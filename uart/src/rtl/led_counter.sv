==> flow/design.v <==
module led_counter
(
    input                   i_clk,
    input                   i_but_reset,
    input                   i_but_play_stop,
    output  logic   [6:0]   o_led_segment,
    output  logic   [3:0]   o_led_digit,
    output  logic   [3:0]   o_led_digit_unused
);
    logic   [2:0]   but_reset_shift;
    logic   [2:0]   but_play_stop_shift;
    always @(posedge i_clk) begin
        but_reset_shift     <= {but_reset_shift[1:0],     i_but_reset};
        but_play_stop_shift <= {but_play_stop_shift[1:0], i_but_play_stop};
    end
    logic   but_reset_sync;
    logic   but_play_stop_sync;
    always_comb but_reset_sync     = but_reset_shift[2];
    always_comb but_play_stop_sync = but_play_stop_shift[2];
    logic   but_play_stop_sync_1;
    always @(posedge i_clk) begin
        if (but_reset_sync) begin
            but_play_stop_sync_1 <= 1'b0;
        end else begin
            but_play_stop_sync_1 <= but_play_stop_sync;
        end
    end
    logic   state;
    localparam  RUN  = 1'b1;
    localparam  STOP = 1'b0;
    always @(posedge i_clk) begin
        if (but_reset_sync) begin
            state <= 1'b0;
        end else begin
            if (~but_play_stop_sync_1 & but_play_stop_sync) begin
                state <= ~state;
            end
        end
    end
    localparam  DIGIT_COUNT_DELAY = 32'd10000000;
    logic   [31:0]  clk_div_cnt;
    logic           counter_incr;
    always @(posedge i_clk) begin
        if (clk_div_cnt >= DIGIT_COUNT_DELAY) begin
            clk_div_cnt <= '0;
        end else begin
            clk_div_cnt <= clk_div_cnt + 1'b1;
        end
    end
    always_comb counter_incr = (clk_div_cnt >= DIGIT_COUNT_DELAY);
    logic   [3:0][3:0]  counter;
    logic   [3:0]       carry;
    always @(posedge i_clk) begin
        if (but_reset_sync) begin
            counter <= '0;
        end else begin
            if ((state == RUN) && counter_incr) begin
                for (int i = 0; i < 4; i++) begin
                    if (carry[i]) begin
                        if (counter[i] >= 4'd9) begin
                            counter[i] <= '0;
                        end else begin
                            counter[i] <= counter[i] + 1'b1;
                        end
                    end
                end
            end
        end
    end
    always_comb begin
        carry[0] = 1'b1;
        carry[1] = (counter[0] >= 4'd9);
        carry[2] = (counter[1] >= 4'd9);
        carry[3] = (counter[2] >= 4'd9);
    end
    localparam  DIGIT_SEL_DELAY = 32'd400000;
    logic   [31:0]  clk_div;
    always @(posedge i_clk) begin
        if (but_reset_sync) begin
            o_led_digit <= 4'b1110;
        end else begin
            if (clk_div >= DIGIT_SEL_DELAY) begin
                clk_div <= '0;
                o_led_digit <= {o_led_digit[2:0], o_led_digit[3]};
            end else begin
                clk_div <= clk_div + 1'b1;
            end
        end
    end
    logic   [3:0]   selected_counter;
    always_comb begin
        case (o_led_digit)
            4'b1110: selected_counter = counter[0];
            4'b1101: selected_counter = counter[1];
            4'b1011: selected_counter = counter[2];
            4'b0111: selected_counter = counter[3];
            default: selected_counter = '0;
        endcase
    end
    always_comb begin
        case (selected_counter)
            4'd0:    o_led_segment = 7'b1000000;
            4'd1:    o_led_segment = 7'b1111001;
            4'd2:    o_led_segment = 7'b0100100;
            4'd3:    o_led_segment = 7'b0110000;
            4'd4:    o_led_segment = 7'b0011001;
            4'd5:    o_led_segment = 7'b0010010;
            4'd6:    o_led_segment = 7'b0000011;
            4'd7:    o_led_segment = 7'b1111000;
            4'd8:    o_led_segment = 7'b0000000;
            4'd9:    o_led_segment = 7'b0010000;
            default: o_led_segment = '1;
        endcase
    end
    always_comb o_led_digit_unused = '1;
endmodule : led_counter
## Step by step through the tools: led_counter

What the tools print for led_counter, step after step.
Line numbers count from 1 in the design file above.
Cell names lack the library's common part.
The mark n/a stands for no value.

| set-up | value |
|---|---|
| top | led_counter |
| clock port | i_clk |
| library | sky130hd |
| library corner | tt_025C_1v80 |

## After elaboration

Yosys after proc, flatten, opt, wreduce and memory -nomap, before mapping. Enables and synchronous resets that opt folds into registers are not counted as muxes. Memory bits, and registers merged into a memory's read port (data or address), are not among the register bits. Print and check cells are not counted. Equal cells are merged and count once.
Memory sizes are those after Yosys's memory passes, which may raise the word count (mostly to a power of two), join words into wider ones and drop unused or constant bits.

| word-level totals | value |
|---|---|
| memory bits (read-only) | 112 |
| register bits | 92 |
| memories kept | 1 |

| operators by class | value |
|---|---|
| add/sub/neg operators | 6 |
| reduce/logical cells | 4 |
| equality and inequality tests | 4 |
| muxes and demuxes | 5 |
| $lt $le $gt $ge | 6 |
| bitwise logic cells | 3 |

Memory list:

| name | depth | width | rd ports | wr ports | RTL line | source |
|---|---|---|---|---|---|---|
| (name not given) | 16 | 7 | 1 | 0 | 101 | `case (selected_counter)` |

Operators by type and width:

| kind | number |
|---|---|
| 32-bit by 1-bit adder with 32-bit output with constant B | 2 |
| 32-bit by 19-bit greater-or-equal comparator with 1-bit output with constant B | 1 |
| 32-bit by 24-bit greater-or-equal comparator with 1-bit output with constant B | 1 |
| 4-bit by 1-bit adder with 4-bit output with constant B | 4 |
| 4-bit greater-or-equal comparator with constant B | 4 |
| 4-bit parallel mux with 4-bit select | 1 |
| 4-bit two-way mux | 4 |
| 4-bit == test with constant B | 3 |
| 2-bit AND reduction | 3 |
| 4-bit by 3-bit == test with 1-bit output with constant B | 1 |
| 1-bit inverter | 2 |
| 1-bit AND | 1 |
| 1-bit logical AND | 1 |

## Logic depth

Longest topological path by Yosys (ltp), each cell counted once; first at word level (registers and memories cut), then after technology mapping (sequential cells cut; the memories' decode and read muxes count).

| depth | value |
|---|---|
| depth in word-level cells | 3 |
| ABC_AREA | 0 |
| mapped depth | 8 |

## Synthesis result

Yosys stat after the flow's synthesis: flattened, memories mapped to cells. It holds for the ABC_AREA given above (unset counts as 0); a run with the other value may have another netlist.

Cell types:

| cell type | number | area in all (um^2) |
|---|---|---|
| dfxtp_1 | 60 | 1.2E+03 |
| edfxtp_1 | 32 | 960.922 |
| ha_1 | 20 | 250.24 |
| nor2_1 | 62 | 232.723 |
| xor2_1 | 22 | 192.685 |
| mux2i_1 | 16 | 160.154 |
| xnor2_1 | 14 | 122.618 |
| nand3_1 | 23 | 115.11 |
| inv_1 | 30 | 112.608 |
| nand4_1 | 13 | 81.328 |
| nand2_1 | 20 | 75.072 |
| a22oi_1 | 8 | 60.058 |
| o211ai_2 | 4 | 50.048 |
| a21oi_1 | 9 | 45.043 |
| and4_1 | 5 | 43.792 |
| nor3_1 | 8 | 40.038 |
| buf_4 | 5 | 37.536 |
| nor2b_1 | 6 | 37.536 |

Other cell types: 43; their cells: 91.

| synthesis totals | value |
|---|---|
| flip-flop cells | 92 |
| cell area after synthesis | 4480.5 um^2 |
| mapped cells | 448 |

## Worst setup path after synthesis

OpenSTA on the mapped netlist: ideal clock, no wires. The path of least setup slack (recovery checks aside). Input and output delay are each 20% of the period. Register names are those of the netlist, which keeps one name where synthesis merged equal registers.

| timing post-synthesis | value |
|---|---|
| path type | register -> output |
| from | register o_led_digit[0] |
| to | output o_led_segment[4] |
| output delay | 960 ps |
| data arrival time | 1920 ps |
| stages on the path | 6 |
| buffers on the path | 0 |
| delay of the path | 1920 ps |
| time at the first pin | 0 ps |
| period | 4800 ps |
| path slack | 1920 ps |
| synthesis period reached | 2880 ps |

"delay of the path" is the arrival time less input delay plus setup time.
At an output port there is no setup time.
"stages on the path": output pins that drive a net of the path, with the launching flip-flop's if there is one; two outputs of one cell count as two.
"synthesis period reached" = period - worst setup slack (recovery checks aside). The figure is calculated, with input and output delays left at 20% of the set period.
The rows between start and end are the longest chain of elaborated cells between them; the timing report does not say that the signal goes this way. Where chains are equally long, one stands for them.
A line is the first line of the expression or statement that the cell stems from. Yosys adds cells for indexed reads and writes and turns some case tables into memories.
A memory read counts as a cell of the chain, while the word-level depth stops at memories.

| on the way, post-synthesis | value |
|---|---|
| cell sequence | dfxtp_1 > nor2b_1 > a22oi_1 > o21ai_1 > mux2_2 > mux2i_1 |
| cells in the longest elaborated chain | 3 |
| elaborated cells between the ends (all ways) | 6 |
| classes of those cells | 4 x eq/ne; 1 x mux; 1 x memory |

Ends and longest elaborated chain, post-synthesis:

| what | RTL line | source |
|---|---|---|
| start: declaration | 7 | `output  logic   [3:0]   o_led_digit,` |
| start: assignment | 80 | `o_led_digit <= 4'b1110;` |
| start: assignment | 84 | `o_led_digit <= {o_led_digit[2:0], o_led_digit[3]};` |
| 4-bit by 3-bit == test with 1-bit output | 92 | `case (o_led_digit)` |
| 4-bit parallel mux with 4-bit select | 92 |  |
| memory 16 x 7 bit | 101 | `case (selected_counter)` |
| end: declaration | 6 | `output  logic   [6:0]   o_led_segment,` |

## Worst path after layout

From the final timing report of flow run 1: the path of least setup slack in the routed layout; clock arrival at registers is part of the times.
The path's times are printed in steps of 10 ps; the period is the one set.

| timing post-layout | value |
|---|---|
| path type | register -> output |
| from | register o_led_digit[1] |
| to | output o_led_segment[3] |
| path slack | -50 ps |
| time at the first pin | 370 ps |
| output delay | 510 ps |
| buffers on the path | 2 |
| stages on the path | 10 |
| period | 2540 ps |
| data arrival time | 2080 ps |

The rows between start and end are the longest chain of elaborated cells between them; the timing report does not say that the signal goes this way. Where chains are equally long, one stands for them.
A memory read counts as a cell of the chain, while the word-level depth stops at memories.

| on the way, post-layout | value |
|---|---|
| cell sequence | dfxtp_4 > and4b_2 > a22oi_2 > o21a_1 > buf_6 > inv_6 > ha_4 > mux2i_1 > mux2i_1 > buf_2 |
| cells in the longest elaborated chain | 3 |
| elaborated cells between the ends (all ways) | 6 |
| classes of those cells | 4 x eq/ne; 1 x mux; 1 x memory |

Ends and longest elaborated chain, post-layout:

| what | RTL line | source |
|---|---|---|
| start: declaration | 7 | `output  logic   [3:0]   o_led_digit,` |
| start: assignment | 80 | `o_led_digit <= 4'b1110;` |
| start: assignment | 84 | `o_led_digit <= {o_led_digit[2:0], o_led_digit[3]};` |
| 4-bit by 3-bit == test with 1-bit output | 92 | `case (o_led_digit)` |
| 4-bit parallel mux with 4-bit select | 92 |  |
| memory 16 x 7 bit | 101 | `case (selected_counter)` |
| end: declaration | 6 | `output  logic   [6:0]   o_led_segment,` |

Data sheet: physical implementation of led_counter

Stored flow runs of led_counter (2 of them; Yosys, OpenROAD, sky130hd). They differ in their settings and are not a sequence. Constraints: input delay and output delay 20% of the set period each, output load 0.01 pF.
"reached clock period": clock period set for the run, less the worst setup slack. It is reckoned from that one timing run; input and output delays stay at 20% of the period that was set.
"time used up by the worst setup path" means the part of the period allowed to the worst setup path (the constraints hold back 20% at inputs and 20% at outputs) less its slack; where the path has registers, the arrival times of their clocks count too.
"total power of the final layout" rests on the timing tool's default activity at the inputs, not on a simulated workload.
"time used up by the worst setup path" is given in steps of 10 ps.

#### Flow run 1

| setting | value |
|---|---|
| period_ns | `2.54` |
| CAP_MARGIN | `20` |
| CORE_MARGIN | `2` |
| CORE_UTILIZATION | `40` |
| SLEW_MARGIN | `20` |

| result | value |
|---|---|
| reached clock period | 2587 ps |
| post-route utilization | 0.491 |
| worst-case hold slack | 333 ps |
| total power of the final layout | 2.678 mW |
| setup TNS | -147 ps |
| std-cell area (final layout) | 5347.6 um^2 |
| die area | 12063.7 um^2 |
| time used up by the worst setup path | 2080 ps |
| type of the worst setup path | register -> output |
| mapped cell area after synthesis | 4480.5 um^2 |
| setup slack of the worst path | -47 ps |

#### Flow run 2

| setting | value |
|---|---|
| period_ns | `2.64` |
| CORE_UTILIZATION | `19` |
| PLACE_DENSITY_LB_ADDON | `0.13` |
| CORE_ASPECT_RATIO | `1.67` |
| GPL_TIMING_DRIVEN | `0` |
| SLEW_MARGIN | `25` |
| MIN_ROUTING_LAYER | `met1` |
| CAP_MARGIN | `20` |
| CORE_MARGIN | `2` |

| result | value |
|---|---|
| reached clock period | 2647 ps |
| post-route utilization | 0.241 |
| worst-case hold slack | 334 ps |
| total power of the final layout | 2.919 mW |
| setup TNS | -9 ps |
| std-cell area (final layout) | 5585.4 um^2 |
| die area | 24866.9 um^2 |
| time used up by the worst setup path | 2120 ps |
| type of the worst setup path | register -> output |
| mapped cell area after synthesis | 4480.5 um^2 |
| setup slack of the worst path | -7 ps |
